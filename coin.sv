==> flow/design.v <==
module coin(
					input        Clk,                 
                            Reset,               
                            frame_clk,           
               input [9:0]  DrawX, DrawY,        
					input [1:0]  roomNum,				 
					input	[1:0]	 myRoomNum,				 
					input 		 qblock_empty,			 
					input [9:0]  startX, startY,	       
					input [9:0]	 mario_x, mario_y,		 
					input [9:0]	 mario_size_y,		  
					input [1:0]	 is_alive_mario,		 
               output logic is_coin,           
					output logic [1:0] spin_num,	  
					output logic [9:0] Coin_X_Pos, Coin_Y_Pos,	  
					output logic [8:0] coin_address   
				 );
	parameter [9:0] Coin_Size_X = 10'd19;	   
	parameter [9:0] Coin_Size_Y = 10'd19;	   
	parameter [4:0] wall_dim = 5'd20;
	logic collected;
	logic [1:0] spin_num_in;
	logic collected_in;
	logic [9:0] Coin_X_Pos_in, Coin_Y_Pos_in;
	logic [9:0] Clk_counter;
   logic frame_clk_delayed, frame_clk_rising_edge;
   always_ff @ (posedge Clk) begin
      frame_clk_delayed <= frame_clk;
		frame_clk_rising_edge <= (frame_clk == 1'b1) && (frame_clk_delayed == 1'b0);
   end
   always_ff @ (posedge Clk)
   begin
		if (Reset)  
      begin
			Coin_X_Pos <= 10'd800;
			Coin_Y_Pos <= 10'd0;
			spin_num <= 2'd0;
			collected <= 1'b0;
			Clk_counter <= 10'd0;
		end
		else if (roomNum == myRoomNum && qblock_empty && collected != 1'b1)  
		begin
			Coin_X_Pos <= startX;
         Coin_Y_Pos <= startY;
			spin_num <= spin_num_in;
			collected <= collected_in;
			if (Clk_counter > 1000)
				Clk_counter <= 0;
			else
			begin
				if (frame_clk_rising_edge)
					Clk_counter++;
			end
		end
      else									 
      begin
			Coin_X_Pos <= 10'd800;
         Coin_Y_Pos <= 10'd0;
			spin_num <= spin_num_in;
			collected <= collected_in;
			Clk_counter <= 0;
		end
	end
   always_comb
   begin
      Coin_X_Pos_in = Coin_X_Pos;
      Coin_Y_Pos_in = Coin_Y_Pos;
		spin_num_in = spin_num;
		collected_in = collected;
      if (frame_clk_rising_edge)
      begin
			Coin_X_Pos_in = Coin_X_Pos;
			Coin_Y_Pos_in = Coin_Y_Pos;
			spin_num_in = spin_num;
			collected_in = collected;
			if (collected == 1'b0)
			begin
				if (Clk_counter % 5 == 0)
				begin
					if (spin_num < 2'd3)
						spin_num_in = spin_num + 1'b1;
					else
						spin_num_in = 2'd0;
				end
				if ( ((mario_x + 10 >= Coin_X_Pos && mario_x + 10 <= Coin_X_Pos + 19) || (mario_x - 10 >= Coin_X_Pos && mario_x - 10 <= Coin_X_Pos + 19)) 
						&&
					  ((mario_y + mario_size_y <= Coin_Y_Pos + 19 + 1) && (mario_y + mario_size_y >= Coin_Y_Pos))
					   &&
						is_alive_mario != 2'd0
					)
					begin
						collected_in = 1'b1;
					end
			end
		end
	end
   always_comb begin
		if (DrawX >= Coin_X_Pos && DrawY >= Coin_Y_Pos && DrawX <= (Coin_X_Pos + Coin_Size_X) && DrawY <= (Coin_Y_Pos + Coin_Size_Y))
			is_coin = 1'b1;
		else
			is_coin = 1'b0;
		if (is_coin == 1'b1)
		begin
			coin_address = (DrawX % wall_dim) + (DrawY % wall_dim) * wall_dim;
		end
		else
			coin_address = 9'b0;  
	end
endmodule
From RTL to reports: coin --
What the tools print for coin, step after step. Line numbers count from 1 in the design file above. Operators: Yosys type, input widths -> output width; for muxes data width and select width s. Cell names lack the library's common part. Not given: -
Set-up: design top coin, clock Clk, library sky130hd, corner tt_025C_1v80

After elaboration --
Yosys after proc, flatten, opt, wreduce and memory -nomap, before mapping. Enables and synchronous resets that opt folds into registers are not counted as muxes. Memory bits, and registers merged into a memory's read port (data or address), are not among the register bits. Print and check cells are not counted.
Cells by class: eq/ne operators 1, order comparisons 12, multiplexer cells 5, add/sub/neg operators 12, reduce/logical cells 17, $mul 1, bitwise operators 3, divide/modulo/power cells 3
Operators by type and width (number):
- $mod 10x5->10 const B | 2
- $mod 10x3->32 const B | 1
- $ge 32x10->1 | 2
- $le 11x32->1 | 1
- $le 32x11->1 | 1
- $logic_not 32->1 | 1
- $ge 10x10->1 | 3
- $mul 10x3->7 const B | 1
- $add 10x5->11 const B | 2
- $le 10x10->1 | 2
- $add 10x5->10 const B | 2
- $add 11x1->12 const B | 1
- $le 11x12->1 | 1
- $logic_and 1x1->1 | 11
- $add 10x10->11 | 1
- $add 10x4->11 const B | 1
- $sub 10x4->11 const B | 1
- $add 10x1->10 const B | 1
- $add 10x10->10 | 1
- $gt 10x10->1 const B | 1
- $add 9x9->9 | 1
- $mux 9 | 1
- $not 1->1 | 3
- $reduce_and 3->1 | 1
- $reduce_or 3->1 | 1
- $mux 1 | 3
- $add 2x1->2 const B | 1
- $lt 2x2->1 const B | 1
Not listed: further kinds 5, cells in them 5.
Word-level totals: input bits 80, output and inout port bits 32, word-level cells 61, bits in registers 35

Longest topological paths --
Depth = most cells in a row (Yosys ltp): at word level without a register or memory, in the mapped netlist without a sequential cell, where the memories' decode and read muxes count.
Depth: depth after elaboration 8, ABC_AREA 0, gate-level depth with buffers 28, mapped depth without buffers 23

Netlist --
The flow's flattened synthesis, as Yosys stat reports it; memories are mapped. The netlist is that of the ABC_AREA named above (0 if unset); the other value can give another one. Totals and module areas in this step are rounded.
Cell types:
- ha_1 | number 131, area in all 1.64E+03 um^2
- dfxtp_1 | number 35, area in all 700.672 um^2
- xnor2_1 | number 56, area in all 490.47 um^2
- a21oi_1 | number 84, area in all 420.403 um^2
- o21ai_0 | number 77, area in all 385.37 um^2
- nor2_1 | number 87, area in all 326.563 um^2
- nand2b_1 | number 41, area in all 256.496 um^2
- nand2_1 | number 67, area in all 251.491 um^2
- nor2b_1 | number 35, area in all 218.96 um^2
- inv_1 | number 57, area in all 213.955 um^2
- and2_1 | number 30, area in all 187.68 um^2
- xor2_1 | number 20, area in all 175.168 um^2
- nand3_1 | number 32, area in all 160.154 um^2
- a21o_1 | number 20, area in all 150.144 um^2
- nor3_1 | number 23, area in all 115.11 um^2
- buf_6 | number 10, area in all 112.608 um^2
- clkbuf_1 | number 26, area in all 97.594 um^2
- a31oi_1 | number 14, area in all 87.584 um^2
Not listed: further types 74, cells in them 225.
Mapped netlist: chip area (Yosys) 0.00784 mm^2, area of sequential cells 0.000701 mm^2, standard cells after synthesis 1070, buffers 45, mapped flip-flops 35

Worst setup path after synthesis --
Source: OpenSTA report_checks on the synthesized netlist (no wires, ideal clock, input and output delay 20% of the period each), path of least setup slack; recovery checks are left aside. Register names are those of the netlist, which keeps one name where synthesis merged equal registers.
Timing path post-synthesis: path type input -> output, from input port DrawY[9], to output port coin_address[8], stages on the path 21, path delay 4058 ps, period 6230 ps, external input delay 1246 ps, required time 4984 ps, time at the first pin 1246 ps, path buffers 1, arrival 5304 ps, output delay 1246 ps, slack -320 ps, synthesis period reached 6550 ps
"path delay" = arrival - input delay + setup time. At an output port there is no setup time. "stages on the path": output pins that drive a net of the path, with the launching flip-flop's if there is one; two outputs of one cell count as two. "synthesis period reached" is the clock period less the worst setup slack; recovery checks do not enter. This is arithmetic on one report: input and output delays are still those of the set period (20% each).
On the way, post-synthesis: cell sequence clkbuf_1 -> inv_1 -> nor2_1 -> a21oi_1 -> o22ai_1 -> a221o_1 -> a21oi_1 -> o21ai_1 -> inv_1 -> maj3_1 -> a221oi_1 -> a21oi_1 -> ha_1 -> ha_1 -> fa_1 -> ha_1 -> a21o_1 -> a21oi_1 -> xnor2_1 -> xnor2_1 -> nor2_1, elaborated cells on any way between the ends 10, those cells by class add/sub: 1; mul: 1; div: 1; compare: 2; mux: 2; reduce/logical: 3
Ends and longest elaborated chain, post-synthesis:
- start: declaration | line 5 | input [9:0]  DrawX, DrawY,
- end: declaration | line 16 | output logic [8:0] coin_address
No chain of elaborated cells between the ends is given.

Path in the finished layout --
Path of least setup slack in the final report of flow run A (OpenROAD, finished layout, wires in). Where an end is a register, its clock arrival counts in the times. The report prints the path's times to 10 ps; the period is as set.
Timing path post-layout: path type input -> output, from input port DrawY[7], to output port coin_address[8], time at the first pin 1880 ps, period 9380 ps, external input delay 1880 ps, path buffers 3, arrival 7060 ps, slack 450 ps, output delay 1880 ps, stages on the path 22, required time 7500 ps
On the way, post-layout: cell sequence clkdlybuf4s50_1 -> nand2_1 -> a21oi_1 -> o22ai_1 -> a221o_1 -> a21oi_1 -> o21ai_1 -> buf_4 -> o211ai_1 -> o21ai_0 -> a221oi_1 -> a21oi_1 -> ha_1 -> ha_1 -> fa_1 -> ha_1 -> a21o_1 -> a21oi_1 -> xnor2_1 -> xnor2_1 -> nor2_1 -> clkdlybuf4s50_1, elaborated cells on any way between the ends 10, those cells by class add/sub: 1; mul: 1; div: 1; compare: 2; mux: 2; reduce/logical: 3
Ends and longest elaborated chain, post-layout:
- start: declaration | line 5 | input [9:0]  DrawX, DrawY,
- end: declaration | line 16 | output logic [8:0] coin_address
No chain of elaborated cells between the ends is given.

Data sheet: physical implementation of coin

Design coin on sky130hd. What follows are 2 stored runs of the flow, each under its own settings; their order means nothing. The constraints put input and output delay at 20% of the set period each and load the outputs with 0.01 pF.
"period reached" = clock period - worst setup slack. The figure is calculated, with input and output delays left at 20% of the set period.
"critical setup path time" is the time allowed to the run's worst setup path (the clock period less input and output delay, where it has them) less its slack. Clock arrival times count: a late capture clock shortens it, a late launch clock lengthens it.
"critical setup path time" is given in steps of 10 ps.
Values from the reports are rounded here.

* Flow run A | settings: period_ns 9.38; CORE_UTILIZATION 63; PLACE_DENSITY_LB_ADDON 0.24; CTS_CLUSTER_DIAMETER 75; CAP_MARGIN 5; SLEW_MARGIN 15; MAX_ROUTING_LAYER met4; CORE_MARGIN 2 | results: area of the die 0.0134 mm^2; worst setup slack after layout 448 ps; period reached 8932 ps; sum of negative setup slack 0 ps; chip area in the Yosys report 0.00784 mm^2; critical setup path time 5180 ps; kind of the worst setup path input -> output; utilization in the final report 0.761
* Flow run B | settings: period_ns 5.58; CORE_UTILIZATION 70; SETUP_SLACK_MARGIN 0.07; PLACE_DENSITY_LB_ADDON 0.15; CELL_PAD_IN_SITES_DETAIL_PLACEMENT 2; TNS_END_PERCENT 20; ABC_AREA 0; GPL_ROUTABILITY_DRIVEN 0; CAP_MARGIN 35; MIN_ROUTING_LAYER met1; MAX_ROUTING_LAYER met5; CORE_MARGIN 2; SLEW_MARGIN 20 | not finished: placement ended with a tool error
