==> flow/design.v <==
module qblock(
					input        Clk,                 
                            Reset,               
                            frame_clk,           
               input [9:0]  DrawX, DrawY,        
					input [1:0]  roomNum,				 
					input	[1:0]	 myRoomNum,				 
					input [9:0]  posX, posY,	       
					input [9:0]	 mario_x, mario_y,		 
					input [9:0]	 mario_size_y,		  
					input [1:0]	 is_alive_mario,		 
               output logic is_qblock,           
					output logic blink_num,	   		 
					output logic is_empty,				 
					output logic [8:0] qblock_address   
				 );
	parameter [9:0] Qblock_Size_X = 10'd19;	   
	parameter [9:0] Qblock_Size_Y = 10'd19;	   
	parameter [4:0] wall_dim = 5'd20;
	logic [9:0] Qblock_X_Pos, Qblock_Y_Pos;
	logic	blink_num_in, is_empty_in;
	logic [9:0] Qblock_X_Pos_in, Qblock_Y_Pos_in;
	logic [9:0] Clk_counter;
   logic frame_clk_delayed, frame_clk_rising_edge;
   always_ff @ (posedge Clk) begin
      frame_clk_delayed <= frame_clk;
		frame_clk_rising_edge <= (frame_clk == 1'b1) && (frame_clk_delayed == 1'b0);
   end
   always_ff @ (posedge Clk)
   begin
		if (Reset)  
      begin
			Qblock_X_Pos <= 10'd800;
			Qblock_Y_Pos <= 10'd0;
			blink_num <= 1'b1;
			is_empty <= 1'b0;
			Clk_counter <= 10'd0;
		end
		else if (roomNum == myRoomNum)  
		begin
			Qblock_X_Pos <= posX;
         Qblock_Y_Pos <= posY;
			blink_num <= blink_num_in;
			is_empty <= is_empty_in;
			if (Clk_counter > 1000)
				Clk_counter <= 0;
			else
			begin
				if (frame_clk_rising_edge)
					Clk_counter++;
			end
		end
      else									 
      begin
			Qblock_X_Pos <= 10'd800;
         Qblock_Y_Pos <= 10'd0;
			blink_num <= blink_num_in;
			is_empty <= is_empty_in;
			Clk_counter <= 0;
		end
	end
   always_comb
   begin
      Qblock_X_Pos_in = Qblock_X_Pos;
      Qblock_Y_Pos_in = Qblock_Y_Pos;
		blink_num_in = blink_num;
		is_empty_in = is_empty;
      if (frame_clk_rising_edge)
      begin
			Qblock_X_Pos_in = Qblock_X_Pos;
			Qblock_Y_Pos_in = Qblock_Y_Pos;
			blink_num_in = blink_num;
			is_empty_in = is_empty;
			if (is_empty == 1'b0)
			begin
				if (Clk_counter % 10 == 0)
				begin
					if (blink_num == 1'b1)
						blink_num_in = 1'b0;
					else
						blink_num_in = 1'b1;
				end
				if ( ((mario_x + 7 >= Qblock_X_Pos && mario_x + 7 <= Qblock_X_Pos + Qblock_Size_X) || (mario_x - 7 >= Qblock_X_Pos && mario_x - 7 <= Qblock_X_Pos + Qblock_Size_X)) 
						&&
					  ((mario_y - mario_size_y <= Qblock_Y_Pos + Qblock_Size_Y + 1) && (mario_y - mario_size_y > Qblock_Y_Pos + 9))
					   &&
						is_alive_mario != 2'd0
					)
					begin
						is_empty_in = 1'b1;
					end
			end
		end
	end
   always_comb begin
		if (DrawX >= Qblock_X_Pos && DrawY >= Qblock_Y_Pos && DrawX <= (Qblock_X_Pos + Qblock_Size_X) && DrawY <= (Qblock_Y_Pos + Qblock_Size_Y))
			is_qblock = 1'b1;
		else
			is_qblock = 1'b0;
		if (is_qblock == 1'b1)
		begin
			qblock_address = (DrawX % wall_dim) + (DrawY % wall_dim) * wall_dim;
		end
		else
			qblock_address = 9'b0;  
	end
endmodule
* From RTL to reports: qblock *
The steps from the RTL of qblock to its reports follow in flow order.
Lines are those of the file above, counted from 1.
Operators carry their Yosys type and port widths (W data, S select, Z words).
The mark - stands for no value.

inputs
  top module = qblock
  clock = Clk
  cell library = sky130hd
  library corner = tt_025C_1v80

* Word level *
Counts by Yosys on the flattened word-level netlist (proc, flatten, opt, wreduce; memories kept). Register bits leave out memories and registers merged into their read ports (data or address); mux counts leave out enables and synchronous resets folded into registers. Print and check cells are left out.

word-level totals
  output and inout bits = 12
  memories kept = 0
  bits in read-only memories = 0
  flip-flop bits (word level) = 34
  input bits = 79
  word width x clocked read ports = 0
  bits in latches = 0
  word-level cells = 57
  bits in writable memories = 0

cells by class
  divide/modulo/power cells = 3
  add/sub/neg operators = 11
  reduce/logical cells = 15
  multipliers = 1
  multiplexer cells = 5
  shift-type cells = 0
  order comparisons = 11
  eq/ne operators = 1
  bitwise logic cells = 3

operators with widths
  kind                     number
  $mod A10 B4 Y32 const B  1
  $mod A10 B5 Y10 const B  2
  $ge A32 B10 Y1           2
  $le A11 B32 Y1           1
  $gt A32 B11 Y1           1
  $le A32 B11 Y1           1
  $le A32 B12 Y1           1
  $logic_not A32 Y1        1
  $mul A10 B3 Y7 const B   1
  $add A10 B5 Y11 const B  2
  $ge A10 B10 Y1           2
  $le A10 B10 Y1           2
  $add A10 B5 Y10 const B  2
  $add A11 B1 Y12 const B  1
  $sub A10 B10 Y11         1
  $add A10 B3 Y11 const B  1
  $sub A10 B3 Y11 const B  1
  $add A10 B4 Y11 const B  1
  $add A10 B1 Y10 const B  1
  $gt A10 B10 Y1 const B   1
  $logic_and A1 B1 Y1      9
  $add A9 B9 Y9            1
  $mux W9                  1
  $mux W1                  4
  $not A1 Y1               3
  $reduce_and A3 Y1        1
  $reduce_or A3 Y1         1
  $eq A2 B2 Y1             1

Other operator kinds: 3; their cells: 3.

* Depth *
Longest topological path by Yosys (ltp), each cell counted once; first at word level (registers and memories cut), then after technology mapping (sequential cells cut; the memories' decode and read muxes count).

depth
  depth in word-level cells = 8
  ABC_AREA = 0
  depth in mapped cells = 23
  mapped depth without buffers = 23

* Synthesis result *
Source: synth_stat.txt of the flow (Yosys; design flattened, memories mapped). It holds for the ABC_AREA given above (unset counts as 0); a run with the other value may have another netlist.

mapped netlist
  mapped cells = 967
  cell area after synthesis = 0.0072269 mm²
  area of sequential cells = 0.0006807 mm²
  buffers = 43
  flip-flop cells = 34

cell types
  cell                       number  area in all (µm²)
  sky130_fd_sc_hd__ha_1      133     1.66E+03
  sky130_fd_sc_hd__dfxtp_1   34      680.653
  sky130_fd_sc_hd__xnor2_1   51      446.678
  sky130_fd_sc_hd__a21oi_1   69      345.331
  sky130_fd_sc_hd__o21ai_0   67      335.322
  sky130_fd_sc_hd__nor2b_1   46      287.776
  sky130_fd_sc_hd__nor2_1    76      285.274
  sky130_fd_sc_hd__nand2b_1  42      262.752
  sky130_fd_sc_hd__xor2_1    26      227.718
  sky130_fd_sc_hd__nand2_1   57      213.955
  sky130_fd_sc_hd__inv_1     56      210.202
  sky130_fd_sc_hd__and2_1    26      162.656
  sky130_fd_sc_hd__a21o_1    18      135.13
  sky130_fd_sc_hd__o21a_1    17      127.622
  sky130_fd_sc_hd__nand3_1   23      115.11
  sky130_fd_sc_hd__nand4_1   18      112.608
  sky130_fd_sc_hd__clkbuf_1  29      108.854
  sky130_fd_sc_hd__nor3_1    19      95.091

Not listed: further types 73, cells in them 160.

* Timing after synthesis *
OpenSTA on the mapped netlist: ideal clock, no wires. The path of least setup slack (recovery checks aside). Input and output delay are each 20% of the period. Register names are those of the netlist, which keeps one name where synthesis merged equal registers.

timing path after synthesis
  path kind = input to output
  start point = input port DrawY[4]
  end point = output port qblock_address[8]
  stages on the path = 19
  input delay = 1580 ps
  output delay = 1580 ps
  path buffers = 1
  clock period = 7900 ps
  path delay = 3864 ps
  required time = 6320 ps
  data arrival time = 5444 ps
  slack = 876 ps
  launch time at the first pin = 1580 ps
  period reached after synthesis = 7024 ps

"path delay" = arrival - input delay + setup time.
At an output port there is no setup time.
"stages on the path": output pins that drive a net of the path, with the launching flip-flop's if there is one; two outputs of one cell count as two.
"period reached after synthesis" = period - worst setup slack (recovery checks aside). The figure is calculated, with input and output delays left at 20% of the set period.

on the way, after synthesis
  cells stage by stage = sky130_fd_sc_hd__clkbuf_1 -> sky130_fd_sc_hd__nor2_1 -> sky130_fd_sc_hd__nand2_1 -> sky130_fd_sc_hd__o21a_1 -> sky130_fd_sc_hd__a21oi_1 -> sky130_fd_sc_hd__o311ai_0 -> sky130_fd_sc_hd__nor2_1 -> sky130_fd_sc_hd__a21oi_1 -> sky130_fd_sc_hd__nor2_1 -> sky130_fd_sc_hd__a211oi_1 -> sky130_fd_sc_hd__ha_1 -> sky130_fd_sc_hd__ha_1 -> sky130_fd_sc_hd__fa_1 -> sky130_fd_sc_hd__ha_1 -> sky130_fd_sc_hd__a21o_1 -> sky130_fd_sc_hd__a21oi_1 -> sky130_fd_sc_hd__xnor2_1 -> sky130_fd_sc_hd__xnor2_1 -> sky130_fd_sc_hd__and2_1
  elaborated cells between the ends (all ways) = 10
  source lines of those cells = 3
  classes of those cells = 1 x add/sub; 1 x mul; 1 x div; 2 x compare; 2 x mux; 3 x reduce/logical

ends and longest elaborated chain, after synthesis
  item         line  source
  from (decl)  5     input [9:0]  DrawX, DrawY,
  to (decl)    15    output logic [8:0] qblock_address

Chain of elaborated cells between the ends: none given.

* Path in the finished layout *
Path of least setup slack in the final report of flow run 1 (OpenROAD, finished layout, wires in). Where an end is a register, its clock arrival counts in the times.
The report prints the path's times to 10 ps; the period is as set.

timing path post-layout
  path kind = input to output
  start point = input port DrawY[7]
  end point = output port qblock_address[8]
  stages on the path = 21
  launch time at the first pin = 1510 ps
  required time = 6030 ps
  data arrival time = 5110 ps
  output delay = 1510 ps
  slack = 920 ps
  input delay = 1510 ps
  path buffers = 3
  clock period = 7540 ps

on the way, post-layout
  cells stage by stage = sky130_fd_sc_hd__buf_2 -> sky130_fd_sc_hd__nor2b_4 -> sky130_fd_sc_hd__buf_6 -> sky130_fd_sc_hd__a21oi_2 -> sky130_fd_sc_hd__o22ai_2 -> sky130_fd_sc_hd__a221oi_2 -> sky130_fd_sc_hd__o21ai_1 -> sky130_fd_sc_hd__o21a_2 -> sky130_fd_sc_hd__inv_2 -> sky130_fd_sc_hd__mux2_4 -> sky130_fd_sc_hd__o211ai_1 -> sky130_fd_sc_hd__ha_2 -> sky130_fd_sc_hd__ha_4 -> sky130_fd_sc_hd__fa_2 -> sky130_fd_sc_hd__ha_4 -> sky130_fd_sc_hd__a21o_1 -> sky130_fd_sc_hd__a21oi_2 -> sky130_fd_sc_hd__xnor2_1 -> sky130_fd_sc_hd__xnor2_1 -> sky130_fd_sc_hd__and2_1 -> sky130_fd_sc_hd__buf_2
  elaborated cells between the ends (all ways) = 10
  source lines of those cells = 3
  classes of those cells = 1 x add/sub; 1 x mul; 1 x div; 2 x compare; 2 x mux; 3 x reduce/logical

ends and longest elaborated chain, post-layout
  item         line  source
  from (decl)  5     input [9:0]  DrawX, DrawY,
  to (decl)    15    output logic [8:0] qblock_address

Chain of elaborated cells between the ends: none given.

Data sheet: physical implementation of qblock

2 stored runs of qblock in the flow (synthesis by Yosys, layout by OpenROAD, sky130hd cells), in arbitrary order. Constraints: input delay and output delay 20% of the set period each, output load 0.01 pF.
"reached clock period": clock period set for the run, less the worst setup slack. It is reckoned from that one timing run; input and output delays stay at 20% of the period that was set.
"allowed time less slack (worst setup path)": the worst setup path's part of the clock period (all of it between registers, 20% less for each end at a port) less its slack. A launch clock that arrives late makes it longer, a capture clock that arrives late makes it shorter.
"total power after layout": no workload was simulated; the value follows from the tool's default switching activity.
"allowed time less slack (worst setup path)" is given in steps of 10 ps.
A setting shown as - is not set for that run.

setting or result                                flow run 1       flow run 2
period_ns                                        7.54             10.5
CORE_UTILIZATION                                 35               59
SETUP_SLACK_MARGIN                               1.87             -0.12
PLACE_DENSITY_LB_ADDON                           0.04             0.1
HOLD_SLACK_MARGIN                                0.18             -
CELL_PAD_IN_SITES_GLOBAL_PLACEMENT               1                0
TNS_END_PERCENT                                  90               30
CTS_CLUSTER_DIAMETER                             65               -
SLEW_MARGIN                                      35               20
MIN_ROUTING_LAYER                                met1             -
CAP_MARGIN                                       20               35
CORE_MARGIN                                      2                2
GPL_ROUTABILITY_DRIVEN                           -                0
CTS_CLUSTER_SIZE                                 -                89
MAX_ROUTING_LAYER                                -                met5
setup slack of the worst path (ps)               918              1080
worst-case hold slack (ps)                       380              377
die size (mm²)                                   0.0218138        0.0131504
reached clock period (ps)                        6622             9420
standard-cell area after layout (mm²)            0.0093878        0.008338
total power after layout (W)                     0.001022         0.000665
allowed time less slack (worst setup path) (ps)  3610             5220
type of the worst setup path                     input to output  input to output
utilization after routing                        0.464            0.697
setup total negative slack (ps)                  0                0
synthesis area (mm²)                             0.0072269        0.0072269
